==> flow/design.v <==
`timescale 1ns/1ps
module apb3_bridge #(
    parameter ADDR_WIDTH = 32,
    parameter DATA_WIDTH = 32
) (
    input wire                  pclk,
    input wire                  presetn,
    input wire [ADDR_WIDTH-1:0] paddr,
    input wire [DATA_WIDTH-1:0] pwdata,
    input wire                  pwrite,
    input wire                  psel,
    input wire                  penable,
    output reg [DATA_WIDTH-1:0] prdata,
    output reg                  pready,
    output reg                  pslverr
);
    reg [DATA_WIDTH-1:0] mem [0:(1<<ADDR_WIDTH)-1];
    always @(posedge pclk or negedge presetn) begin
        if (~presetn) begin
            prdata <= {DATA_WIDTH{1'b0}};
            pready <= 1'b0;
            pslverr <= 1'b0;
        end else if (psel && penable) begin
            if (pwrite) begin
                mem[paddr[ADDR_WIDTH-1:0]] <= pwdata;
                pready <= 1'b1;
                pslverr <= 1'b0;
            end else begin
                prdata <= mem[paddr[ADDR_WIDTH-1:0]];
                pready <= 1'b1;
                pslverr <= 1'b0;
            end
        end else begin
            pready <= 1'b0;
            pslverr <= 1'b0;
        end
    end
endmodule
-- Reports on apb3_bridge
The steps from the RTL of apb3_bridge to its reports follow in flow order.
Lines are those of the file above, counted from 1.
Cell names lack the library's common part.
A cell with n/a has no value.
- top: apb3_bridge
- clock port: pclk
- standard-cell library: sky130hd
- timing corner: tt_025C_1v80

-- Word-level counts
Counts by Yosys on the flattened word-level netlist (proc, flatten, opt, wreduce). Print and check cells are left out. Cells with the same type and inputs are merged into one.
- mux-type cells at 2
- bitwise logic cells at 2
- reduce/logical cells at 3
- operator list (cell ; count):
    32-bit two-way mux ; 1
    4-bit AND reduction ; 1
    1-bit inverter ; 2
    2-bit AND reduction ; 1
    1-bit logical AND ; 1
    1-bit two-way mux ; 1
- register bits after elaboration: 65
- noted input bits: 69
- noted output and inout bits: 34
- noted elaborated cells: 10

-- Longest topological paths
Longest topological path by Yosys (ltp), each cell counted once; first at word level (registers and memories cut), then after technology mapping (sequential cells cut; the memories' decode and read muxes count).
- noted depth in word-level cells: 2
- ABC_AREA: 0
- noted mapped depth: 3

-- Synthesis result
Source: synth_stat.txt of the flow (Yosys; design flattened, memories mapped). It holds for the ABC_AREA given above (unset counts as 0); a run with the other value may have another netlist.
Totals and module areas in this step are rounded.
- cells by type (cell ; count ; total area (um^2)):
    edfxtp_1 ; 32 ; 960.922
    dfrtp_1 ; 33 ; 825.792
    mux2_4 ; 30 ; 450.432
    buf_6 ; 3 ; 33.782
    mux2_2 ; 2 ; 22.522
    nand3b_4 ; 1 ; 20.019
    and4b_1 ; 1 ; 10.01
    buf_4 ; 1 ; 7.507
    and2_1 ; 1 ; 6.256
    conb_1 ; 1 ; 3.754
- cell count: 105
- noted mapped area: 2340 um^2
- area of sequential cells: 1790 um^2
- flip-flops: 65

-- Timing after synthesis
OpenSTA on the mapped netlist: ideal clock, no wires. The path of least setup slack (recovery checks aside). Input and output delay are each 20% of the period. Register names are those of the netlist, which keeps one name where synthesis merged equal registers.
- path kind: in2reg
- start point: input psel
- end point: register mem[0][0]
- clock period at 1.92 ns
- setup time: 0.392 ns
- time at the first pin: 0.384 ns
- noted arrival time: 1.389 ns
- noted setup slack: 0.139 ns
- path delay: 1.397 ns
- noted driving pins on the path: 2
- noted buffers on the path: 0
- noted period reached after synthesis: 1.781 ns
"path delay" = arrival - input delay + setup time.
"driving pins on the path" counts driving pins, that of a launching flip-flop among them; a cell with two outputs on the path counts twice.
"period reached after synthesis" = period - worst setup slack (recovery checks aside). The figure is calculated, with input and output delays left at 20% of the set period.
The rows between start and end are the longest chain of elaborated cells between them; the timing report does not say that the signal goes this way. Where chains are equally long, one stands for them.
Each line given opens the expression or statement behind the cell; cells for indexed reads and writes are added by Yosys, which also makes memories of some case tables.
Where a signal picks the word or bit written, the line may be left out of the assigning lines.
- path through: and2_1 and4b_1
- cells in the longest elaborated chain at 2
- noted elaborated cells between the ends (all ways): 2
- RTL lines with such cells at 1
- those cells by class: 2 x reduce/logical
- ends and longest elaborated chain, after synthesis (item ; line ; source):
    start: declaration ; 11 ; input wire                  psel,
    1-bit logical AND ; 23 ; end else if (psel && penable) begin
    4-bit AND reduction ; n/a ;
    end: declaration ; 17 ; reg [DATA_WIDTH-1:0] mem [0:(1<<ADDR_WIDTH)-1];

-- Worst path after layout
Path of least setup slack in the final report of record 1 (OpenROAD, finished layout, wires in). Where an end is a register, its clock arrival counts in the times.
- path kind: reg2out
- start point: register prdata[12]
- end point: output prdata[12]
- clock period at 1.63 ns
- time at the first pin: 0.32 ns
- noted arrival time: 1.24 ns
- noted setup slack: 0.07 ns
- noted driving pins on the path: 2
- noted buffers on the path: 1
- path through: dfrtp_1 clkdlybuf4s50_1
- cells in the longest elaborated chain at 0
- noted elaborated cells between the ends (all ways): 0
- RTL lines with such cells at 0
- ends and longest elaborated chain, after layout (item ; line ; source):
    start: declaration ; 13 ; output reg [DATA_WIDTH-1:0] prdata,
    start: assignment ; 20 ; prdata <= {DATA_WIDTH{1'b0}};
    start: assignment ; 29 ; prdata <= mem[paddr[ADDR_WIDTH-1:0]];
    end: declaration ; 13 ;

FLOW RESULTS
============

2 stored runs of apb3_bridge in the flow (synthesis by Yosys, layout by OpenROAD, sky130hd cells), in arbitrary order. Constraints: input delay and output delay 20% of the set period each, output load 0.01 pF.
"clock period achieved": clock period set for the run, less the worst setup slack. It is reckoned from that one timing run; input and output delays stay at 20% of the period that was set.
By "critical path time" is meant the share of the clock period that the worst setup path is allowed (20% is reserved at inputs, 20% at outputs), minus its slack. Clock arrival times at its registers enter into it.
"power consumption": no workload was simulated; the value follows from the tool's default switching activity.
Values from the reports are rounded here.

Record 1
Settings were period_ns = 1.63; CORE_UTILIZATION = 44; CORE_ASPECT_RATIO = 1.19; SLEW_MARGIN = 20; CAP_MARGIN = 20; CORE_MARGIN = 2
- noted the power consumption: 0.00396 W
- setup slack of the critical path at 0.066 ns
- standard-cell area of the final layout: 3390 um^2
- full die area: 5920 um^2
- netlist area reported by Yosys: 2340 um^2
- total negative setup slack: 0.000 ns
- noted the utilization after layout: 67.2 %
- clock period achieved: 1.564 ns
- critical path time at 1.24 ns
- critical path type: reg2out

Record 2
Settings were period_ns = 2.54; CORE_UTILIZATION = 42; SETUP_SLACK_MARGIN = 0.17; PLACE_DENSITY_LB_ADDON = 0.12; CELL_PAD_IN_SITES_DETAIL_PLACEMENT = 2; ABC_AREA = 0; GPL_TIMING_DRIVEN = 0; GPL_ROUTABILITY_DRIVEN = 1; CTS_CLUSTER_DIAMETER = 376; MAX_ROUTING_LAYER = met4; CAP_MARGIN = 20; CORE_MARGIN = 2; SLEW_MARGIN = 20
- noted the power consumption: 0.00258 W
- setup slack of the critical path at 0.540 ns
- standard-cell area of the final layout: 3370 um^2
- full die area: 6190 um^2
- netlist area reported by Yosys: 2340 um^2
- total negative setup slack: 0.000 ns
- noted the utilization after layout: 62.0 %
- clock period achieved: 2.000 ns
- critical path time at 1.49 ns
- critical path type: in2reg

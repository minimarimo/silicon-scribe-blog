==> flow/design.v <==
`timescale 1ns/1ps
module fifo_gray #(
    parameter DATA_WIDTH = 8,
    parameter DEPTH      = 16
) (
    input  logic        clk,
    input  logic        rst_n,
    input  logic        push,
    input  logic        pop,
    input  logic [DATA_WIDTH-1:0] data_in,
    output logic [DATA_WIDTH-1:0] data_out,
    output logic        full,
    output logic        empty
);
    logic [DEPTH-1:0][DATA_WIDTH-1:0] mem;
    logic [$clog2(DEPTH)-1:0] write_ptr, read_ptr;
    logic [$clog2(DEPTH):0] fill_level;
    always_ff @(posedge clk or negedge rst_n) begin
        if (!rst_n) begin
            write_ptr <= '0;
            read_ptr  <= '0;
        end
        else begin
            if (push && !full) write_ptr <= (write_ptr >> 1) ^ write_ptr;
            if (pop  && !empty) read_ptr <= (read_ptr >> 1) ^ read_ptr;
        end
    end
    always_ff @(posedge clk or negedge rst_n) begin
        if (!rst_n) begin
            mem       <= '0;
            fill_level <= '0;
        end
        else begin
            if (push && !full) begin
                mem[write_ptr] <= data_in;
                fill_level <= fill_level + 1;
            end
            if (pop && !empty) begin
                data_out <= mem[read_ptr];
                fill_level <= fill_level - 1;
            end
        end
    end
    assign full  = (fill_level == DEPTH);
    assign empty = (fill_level == '0);
endmodule
Step by step through the tools: fifo_gray --
The steps from the RTL of fifo_gray to its reports follow in flow order. Lines are those of the file above, counted from 1. Library cell names are shortened. Not given: --
Inputs: top module fifo_gray, clock port clk, library sky130hd, corner tt_025C_1v80

Word-level counts --
Source: Yosys, flattened and elaborated, memories not mapped. Widths are those after wreduce. Registers that Yosys merges into a memory's read port (data or address) are not register bits. Print and check cells do not count. Equal cells are merged and count once.
Word-level totals: flip-flop bits (word level) 149, input bits 12, elaborated cells 26, output and inout port bits 10
Cells by class: shift operators 3, reductions and logical operators 7, add/sub/neg operators 3, eq/ne operators 1, bitwise operators 5, mux-type cells 2
Operators with widths (count):
- 128-bit bitwise AND | 1
- 128-bit bitwise OR | 1
- 128-bit by 8-bit indexed select with 8-bit output | 1
- 128-bit inverter | 1
- 8-bit by 33-bit variable shift with 128-bit output | 1
- 8-bit by 33-bit variable shift with 128-bit output (first input constant) | 1
- 7-bit negator with 33-bit output | 1
- 5-bit two-way mux | 2
- 3-bit by 4-bit XOR with 4-bit output | 2
- 5-bit by 1-bit adder with 5-bit output (second input constant) | 1
- 5-bit by 1-bit subtractor with 5-bit output (second input constant) | 1
- 5-bit equality test (second input constant) | 1
- 5-bit zero test | 1
- 1-bit logical AND | 2
- 1-bit zero test | 2
- 2-bit AND reduction | 1
- 2-bit nonzero test | 1

Longest topological paths --
Yosys ltp: most cells in a row. Word level: on the elaborated netlist, between registers, memories and ports. Mapped: between sequential cells and ports; inverters and the memories' decode and read muxes count.
Depth: word-level depth 5, ABC_AREA 0, depth in mapped cells 8, gate-level depth less buffers 8

Mapped cells and area --
Source: synth_stat.txt of the flow (Yosys; design flattened, memories mapped). It holds for the ABC_AREA given above (unset counts as 0); a run with the other value may have another netlist. The area totals of this step are shown rounded.
Mapped netlist: cell area after synthesis 0.0009647 mm^2, sequential area 0.0005655 mm^2, flip-flops 21, cell count 63
Cells by type:
- dfrtp_1 | count 13, total area 325.312 um^2
- edfxtp_1 | count 8, total area 240.23 um^2
- mux2_1 | count 8, total area 90.086 um^2
- ha_1 | count 3, total area 37.536 um^2
- mux2_4 | count 2, total area 30.029 um^2
- xnor2_1 | count 3, total area 26.275 um^2
- nor4_4 | count 1, total area 21.27 um^2
- fa_1 | count 1, total area 20.019 um^2
- o21bai_4 | count 1, total area 18.768 um^2
- o211ai_1 | count 2, total area 15.014 um^2
- and2_1 | count 2, total area 12.512 um^2
- or2_1 | count 2, total area 12.512 um^2
- a21boi_2 | count 1, total area 11.261 um^2
- inv_1 | count 3, total area 11.261 um^2
- nor2_4 | count 1, total area 11.261 um^2
- or4_4 | count 1, total area 11.261 um^2
- mux2i_1 | count 1, total area 10.01 um^2
- o2111ai_1 | count 1, total area 8.758 um^2
Other cell types: 9; their cells: 9.

Timing after synthesis --
Source: OpenSTA report_checks on the synthesized netlist (no wires, ideal clock, input and output delay 20% of the period each), path of least setup slack; recovery checks are left aside. Register names are those of the netlist, which keeps one name where synthesis merged equal registers.
Path post-synthesis: kind flip-flop to flip-flop, start register fill_level[0], end register fill_level[4], setup time 69 ps, arrival time 2353 ps, path buffers 0, clock period 2900 ps, stages 9, path delay 2422 ps, required time 2831 ps, launch time at the first pin 0 ps, path slack 479 ps, period reached after synthesis 2421 ps
"path delay" is the arrival time less input delay plus setup time. "stages" counts driving pins, that of a launching flip-flop among them; a cell with two outputs on the path counts twice. "period reached after synthesis" = period - worst setup slack (recovery checks aside). The figure is calculated, with input and output delays left at 20% of the set period. The rows between start and end are the longest chain of elaborated cells between them; the timing report does not say that the signal goes this way. Where chains are equally long, one stands for them. Each line given opens the expression or statement behind the cell; cells for indexed reads and writes are added by Yosys, which also makes memories of some case tables. A register here has more assigning lines than the two given.
On the way, post-synthesis: cells stage by stage dfrtp_1 -> or4_4 -> o21ai_1 -> inv_2 -> ha_1 -> or2_1 -> o21a_1 -> or4_1 -> nand3_1, cells in the longest elaborated chain 5
Ends and longest elaborated chain, post-synthesis:
- start, declared | line 17 | logic [$clog2(DEPTH):0] fill_level;
- start, assigned | line 36 | fill_level <= fill_level + 1;
- start, assigned | line 40 | fill_level <= fill_level - 1;
- 5-bit equality test | line 44 | assign full  = (fill_level == DEPTH);
- 1-bit zero test | line 34 | if (push && !full) begin
- 1-bit logical AND | line 34
- 5-bit two-way mux | line 34
- 5-bit two-way mux | line 38 | if (pop && !empty) begin
- end, assigned | line 36
- end, assigned | line 40
- end, declared | line 17

Path in the finished layout --
Path of least setup slack in the final report of stored run 1 (OpenROAD, finished layout, wires in). Where an end is a register, its clock arrival counts in the times. The report prints the path's times to 10 ps; the period is as set.
Path after layout: kind flip-flop to flip-flop, start register fill_level[0], end register fill_level[4], launch time at the first pin 300 ps, arrival time 2960 ps, path buffers 0, path slack 110 ps, setup time 50 ps, stages 9, clock period 2820 ps, required time 3070 ps
The rows between start and end are the longest chain of elaborated cells between them; the timing report does not say that the signal goes this way. Where chains are equally long, one stands for them. A register here has more assigning lines than the two given.
On the way, after layout: cells stage by stage dfrtp_1 -> or4_4 -> o21ai_1 -> inv_2 -> ha_1 -> or2_1 -> o21a_1 -> or4_1 -> nand3_1, cells in the longest elaborated chain 5
Ends and longest elaborated chain, after layout:
- start, declared | line 17 | logic [$clog2(DEPTH):0] fill_level;
- start, assigned | line 36 | fill_level <= fill_level + 1;
- start, assigned | line 40 | fill_level <= fill_level - 1;
- 5-bit equality test | line 44 | assign full  = (fill_level == DEPTH);
- 1-bit zero test | line 34 | if (push && !full) begin
- 1-bit logical AND | line 34
- 5-bit two-way mux | line 34
- 5-bit two-way mux | line 38 | if (pop && !empty) begin
- end, assigned | line 36
- end, assigned | line 40
- end, declared | line 17

Add stored flow runs of fifo_gray

Module fifo_gray, platform sky130hd: 2 stored runs of the flow (Yosys, OpenROAD) with differing settings, in no particular order. Input and output delays are each 20% of the period that was set; the output load is 0.01 pF.
"clock period reached" = clock period - worst setup slack. The figure is calculated, with input and output delays left at 20% of the set period.
By "worst setup path time" is meant the share of the clock period that the worst setup path is allowed (20% is reserved at inputs, 20% at outputs), minus its slack. Clock arrival times at its registers enter into it.
"total design power" is the tool's figure for a default switching activity; nothing was simulated.
"worst setup path time" is given in steps of 10 ps.
The results are shown rounded.

* Stored run 1 | settings: period_ns 2.82; CORE_UTILIZATION 69; SETUP_SLACK_MARGIN 0.01; PLACE_DENSITY 0.84; CORE_ASPECT_RATIO 0.9; CAP_MARGIN 30; MIN_ROUTING_LAYER met1; CORE_MARGIN 2; SLEW_MARGIN 20 | results: mapped cell area after synthesis 0.0009647 mm^2; area inside the die boundary 0.001714 mm^2; area of the standard cells in the finished layout 0.001234 mm^2; utilization after routing 0.967; worst slack on setup checks 109 ps; summed negative setup slack 0 ps; worst hold slack after layout 462 ps; total design power 1058 µW; clock period reached 2711 ps; worst setup path time 2710 ps; critical path kind flip-flop to flip-flop
* Stored run 2 | settings: period_ns 3.4; CORE_UTILIZATION 59; SETUP_SLACK_MARGIN 0.74; PLACE_DENSITY 0.48; HOLD_SLACK_MARGIN 0.09; CORE_ASPECT_RATIO 1.83; TNS_END_PERCENT 40; GPL_TIMING_DRIVEN 1; CTS_CLUSTER_DIAMETER 347; MAX_ROUTING_LAYER met5; CAP_MARGIN 20; CORE_MARGIN 2; SLEW_MARGIN 20 | results: mapped cell area after synthesis 0.0009647 mm^2; area inside the die boundary 0.001989 mm^2; area of the standard cells in the finished layout 0.001284 mm^2; utilization after routing 0.844; worst slack on setup checks 778 ps; summed negative setup slack 0 ps; worst hold slack after layout 451 ps; total design power 888.6 µW; clock period reached 2622 ps; worst setup path time 1940 ps; critical path kind flip-flop to output port
